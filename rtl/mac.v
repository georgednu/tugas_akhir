==> flow/design.v <==
module dff
#(
    parameter WIDTH = 32
)
(
    input wire clk, rst, en,
    input wire [WIDTH-1:0] in,
    output reg [WIDTH-1:0] out
);
    initial out = 0;
    always @(posedge clk, negedge rst) begin
        if (!rst)
            out<=0;
        else if (en)
            out<= in;
    end
endmodule
module mac
#(
    parameter X_WIDTH = 43,
    parameter X_FRAC = 32,
    parameter Y_WIDTH = 43,
    parameter Y_FRAC = 32,
    parameter OUT_WIDTH = 43,
    parameter OUT_FRAC = 32
)
(
    input wire clk, rst, en, clr,
    input wire signed [X_WIDTH-1:0] x,
    input wire signed [Y_WIDTH-1:0] y,
    output wire signed [OUT_WIDTH-1:0] out
);
wire signed [X_WIDTH+Y_WIDTH-1:0] product;
assign product = x*y;
wire signed [OUT_WIDTH-1:0] acc;
wire signed [OUT_WIDTH-1:0] feedback;
assign feedback = (clr)? product[OUT_FRAC +: OUT_WIDTH] : product[OUT_FRAC +: OUT_WIDTH]+acc;
dff#(
    .WIDTH(OUT_WIDTH)
) accumulator
(
    .clk(clk), .rst(rst), .en(en),
    .in(feedback),
    .out(acc)
);
assign out = feedback;
endmodule
## Tool chain data of mac

What the tools print for mac, step after step.
Lines are those of the file above, counted from 1.
The mark n/a stands for no value.

- Design top: mac
- Clock: clk
- Library: sky130hd
- Library corner: tt_025C_1v80

## After elaboration

Counts by Yosys on the flattened word-level netlist (proc, flatten, opt, wreduce; memories kept). Register bits leave out memories and registers merged into their read ports (data or address); mux counts leave out enables and synchronous resets folded into registers. Print and check cells are left out. Cells with the same type and inputs are merged into one.

- Bits of input ports: 90
- Word-level cells: 4
- Bits in registers: 43

- Multiplexer cells: 1
- Multiply operators: 1
- Add/subtract/negate cells: 1

Operator list:

| cell | count |
|---|---|
| multiplier 43 x 43 -> 75 bit | 1 |
| adder 43 bit | 1 |
| two-way mux 43 bit | 1 |

## Logic depth

Yosys ltp: most cells in a row. Word level: on the elaborated netlist, between registers, memories and ports. Mapped: between sequential cells and ports; inverters and the memories' decode and read muxes count.

- Depth in word-level cells: 3
- ABC_AREA: 0
- Mapped depth: 42
- Gate-level depth less buffers: 39

## Synthesis result

Yosys stat after the flow's synthesis: flattened, memories mapped to cells. It holds for the ABC_AREA given above (unset counts as 0); a run with the other value may have another netlist.
Totals and module areas in this step are rounded.

Cell types:

| type | count | total area (µm²) |
|---|---|---|
| sky130_fd_sc_hd__fa_1 | 1813 | 3.63E+04 |
| sky130_fd_sc_hd__inv_1 | 1805 | 6.78E+03 |
| sky130_fd_sc_hd__and2_1 | 885 | 5536.56 |
| sky130_fd_sc_hd__ha_1 | 303 | 3.79E+03 |
| sky130_fd_sc_hd__nand2_1 | 980 | 3.68E+03 |
| sky130_fd_sc_hd__clkbuf_1 | 393 | 1.48E+03 |
| sky130_fd_sc_hd__dfrtp_1 | 43 | 1.08E+03 |
| sky130_fd_sc_hd__xnor2_1 | 80 | 700.672 |
| sky130_fd_sc_hd__a21oi_1 | 134 | 670.643 |
| sky130_fd_sc_hd__o21ai_0 | 85 | 425.408 |
| sky130_fd_sc_hd__mux2_2 | 37 | 416.65 |
| sky130_fd_sc_hd__a21o_1 | 46 | 345.331 |
| sky130_fd_sc_hd__nor2_1 | 76 | 285.274 |
| sky130_fd_sc_hd__xor2_1 | 29 | 253.994 |
| sky130_fd_sc_hd__nor2b_1 | 32 | 200.192 |
| sky130_fd_sc_hd__o21bai_1 | 26 | 195.187 |
| sky130_fd_sc_hd__nand4_1 | 30 | 187.68 |
| sky130_fd_sc_hd__a31oi_1 | 23 | 143.888 |

Other cell types: 53; their cells: 234.

- Cell area after synthesis: 64200 µm²
- Buffer cells: 398
- Area of sequential cells: 1080 µm²
- Standard cells after synthesis: 7054
- Mapped flip-flops: 43

The figures by module come from a second, unflattened synthesis with its own total; it is not the netlist above.

- Cell total of the unflattened synthesis: 6891
- Area (unflattened synthesis): 63700 µm²

Each row is one instance without its submodules.

By module:

| module | area (µm²) | times used | cells |
|---|---|---|---|
| mac | 61900 | 1 | 6800 |
| dff (WIDTH=43) | 1800 | 1 | 91 |

## Path before layout

Source: OpenSTA report_checks on the synthesized netlist (no wires, ideal clock, input and output delay 20% of the period each), path of least setup slack; recovery checks are left aside. Register names are those of the netlist, which keeps one name where synthesis merged equal registers.

- Kind: input -> output
- Start: in y[10]
- End: out out[42]
- Clock period: 33400 ps
- Path slack: 10050 ps
- Delay of the path: 9990 ps
- External input delay: 6680 ps
- Arrival time: 16670 ps
- Stages on the path: 40
- Data required time: 26720 ps
- External output delay: 6680 ps
- Path buffers: 3
- Synthesis period reached: 23350 ps

"delay of the path" is the arrival time less input delay plus setup time.
A path that ends at an output port has no setup time.
"stages on the path": output pins that drive a net of the path, with the launching flip-flop's if there is one; two outputs of one cell count as two.
"synthesis period reached" = period - worst setup slack (recovery checks aside). The figure is calculated, with input and output delays left at 20% of the set period.
The rows between start and end are the longest chain of elaborated cells between them; the timing report does not say that the signal goes this way. Where chains are equally long, one stands for them.
A line is the first line of the expression or statement that the cell stems from. Yosys adds cells for indexed reads and writes and turns some case tables into memories.

- Path through: sky130_fd_sc_hd__clkbuf_1 -> sky130_fd_sc_hd__clkbuf_1 -> sky130_fd_sc_hd__nand2_1 -> sky130_fd_sc_hd__fa_1 -> sky130_fd_sc_hd__inv_1 -> sky130_fd_sc_hd__fa_1 -> sky130_fd_sc_hd__inv_1 -> sky130_fd_sc_hd__fa_1 -> sky130_fd_sc_hd__fa_1 -> sky130_fd_sc_hd__inv_1 -> sky130_fd_sc_hd__fa_1 -> sky130_fd_sc_hd__inv_1 -> sky130_fd_sc_hd__fa_1 -> sky130_fd_sc_hd__inv_1 -> sky130_fd_sc_hd__fa_1 -> sky130_fd_sc_hd__fa_1 -> sky130_fd_sc_hd__inv_1 -> sky130_fd_sc_hd__fa_1 -> [4 not listed] -> sky130_fd_sc_hd__or4_1 -> sky130_fd_sc_hd__a31oi_1 -> sky130_fd_sc_hd__nor3_1 -> sky130_fd_sc_hd__o31ai_4 -> sky130_fd_sc_hd__a31oi_1 -> sky130_fd_sc_hd__o21ai_2 -> sky130_fd_sc_hd__xor2_2 -> sky130_fd_sc_hd__ha_1 -> sky130_fd_sc_hd__clkbuf_1 -> sky130_fd_sc_hd__nand4_1 -> sky130_fd_sc_hd__or3_1 -> sky130_fd_sc_hd__a21oi_1 -> sky130_fd_sc_hd__nor2_1 -> sky130_fd_sc_hd__o311a_1 -> sky130_fd_sc_hd__o211ai_1 -> sky130_fd_sc_hd__a21boi_0 -> sky130_fd_sc_hd__o21a_1 -> sky130_fd_sc_hd__xnor2_1
- Length of the longest elaborated chain: 3
- Elaborated cells between the ends (all ways): 3
- RTL lines with such cells: 2

RTL lines, path post-synthesis:

| item | line | text |
|---|---|---|
| from (decl) | 30 | `input wire signed [Y_WIDTH-1:0] y,` |
| multiplier 43 x 43 -> 75 bit | 34 |  |
| adder 43 bit | 37 |  |
| two-way mux 43 bit | 37 |  |
| to (decl) | 31 | `output wire signed [OUT_WIDTH-1:0] out` |

## Path in the finished layout

Path of least setup slack in the final report of run 1 (OpenROAD, finished layout, wires in). Where an end is a register, its clock arrival counts in the times.
The report prints the path's times to 10 ps; the period is as set.

- Kind: input -> output
- Start: in x[38]
- End: out out[42]
- Path buffers: 6
- External output delay: 2280 ps
- Path slack: -4180 ps
- Data required time: 9120 ps
- Arrival time: 13300 ps
- Stages on the path: 40
- External input delay: 2280 ps
- Clock period: 11400 ps

The rows between start and end are the longest chain of elaborated cells between them; the timing report does not say that the signal goes this way. Where chains are equally long, one stands for them.

- Path through: sky130_fd_sc_hd__clkbuf_2 -> sky130_fd_sc_hd__clkbuf_2 -> sky130_fd_sc_hd__nand2_1 -> sky130_fd_sc_hd__fa_1 -> sky130_fd_sc_hd__inv_1 -> sky130_fd_sc_hd__fa_1 -> sky130_fd_sc_hd__fa_1 -> sky130_fd_sc_hd__fa_1 -> sky130_fd_sc_hd__inv_1 -> sky130_fd_sc_hd__fa_2 -> sky130_fd_sc_hd__inv_1 -> sky130_fd_sc_hd__fa_1 -> sky130_fd_sc_hd__fa_1 -> sky130_fd_sc_hd__fa_1 -> sky130_fd_sc_hd__inv_1 -> sky130_fd_sc_hd__fa_1 -> sky130_fd_sc_hd__inv_1 -> sky130_fd_sc_hd__ha_1 -> [4 not listed] -> sky130_fd_sc_hd__o221ai_2 -> sky130_fd_sc_hd__a21boi_0 -> sky130_fd_sc_hd__o21ai_0 -> sky130_fd_sc_hd__a31oi_2 -> sky130_fd_sc_hd__xnor2_1 -> sky130_fd_sc_hd__buf_4 -> sky130_fd_sc_hd__ha_4 -> sky130_fd_sc_hd__nand4_1 -> sky130_fd_sc_hd__or3_4 -> sky130_fd_sc_hd__a21oi_4 -> sky130_fd_sc_hd__nor2_4 -> sky130_fd_sc_hd__o311a_1 -> sky130_fd_sc_hd__o211ai_1 -> sky130_fd_sc_hd__buf_4 -> sky130_fd_sc_hd__a21boi_2 -> sky130_fd_sc_hd__o21a_1 -> sky130_fd_sc_hd__xnor2_2 -> sky130_fd_sc_hd__buf_2
- Length of the longest elaborated chain: 3
- Elaborated cells between the ends (all ways): 3
- RTL lines with such cells: 2

RTL lines, path after layout:

| item | line | text |
|---|---|---|
| from (decl) | 29 | `input wire signed [X_WIDTH-1:0] x,` |
| multiplier 43 x 43 -> 75 bit | 34 |  |
| adder 43 bit | 37 |  |
| two-way mux 43 bit | 37 |  |
| to (decl) | 31 | `output wire signed [OUT_WIDTH-1:0] out` |

==> results <==
Stored flow runs of mac (2 of them; Yosys, OpenROAD, sky130hd). They differ in their settings and are not a sequence. Constraints: input delay and output delay 20% of the set period each, output load 0.01 pF.
"achieved period" is the run's clock period less its worst setup slack. It is reckoned from that one timing run; input and output delays stay at 20% of the period that was set.
"critical setup path time": the worst setup path's part of the clock period (all of it between registers, 20% less for each end at a port) less its slack. A launch clock that arrives late makes it longer, a capture clock that arrives late makes it shorter.
"critical setup path time" is known to 10 ps.
Values from the reports are rounded here.

### Run 1

Settings: `period_ns=11.4`, `CORE_UTILIZATION=63`, `CORE_ASPECT_RATIO=1.19`, `GPL_TIMING_DRIVEN=0`, `CAP_MARGIN=15`, `CORE_MARGIN=2`, `SLEW_MARGIN=20`

- Final setup TNS: -184000 ps
- Lowest hold slack: 506 ps
- Critical setup path time: 11020 ps
- Worst path kind: input -> output
- Standard-cell area after routing: 73300 µm²
- Chip area after synthesis (Yosys): 64200 µm²
- Die area: 104000 µm²
- Achieved period: 15583 ps
- Worst setup slack after layout: -4180 ps
- Utilization in the final report: 0.726

### Run 2

Settings: `period_ns=19.8`, `CORE_UTILIZATION=56`, `PLACE_DENSITY_LB_ADDON=0.17`, `GPL_TIMING_DRIVEN=0`, `SLEW_MARGIN=25`, `MIN_ROUTING_LAYER=met1`, `MAX_ROUTING_LAYER=met5`, `CAP_MARGIN=20`, `CORE_MARGIN=2`

- Utilization in the final report: 0.604
- Chip area after synthesis (Yosys): 64200 µm²
- Final setup TNS: 0 ps
- Critical setup path time: 11860 ps
- Worst path kind: input -> output
- Worst setup slack after layout: 22 ps
- Die area: 117000 µm²
- Achieved period: 19778 ps
- Standard-cell area after routing: 68900 µm²
- Lowest hold slack: 518 ps
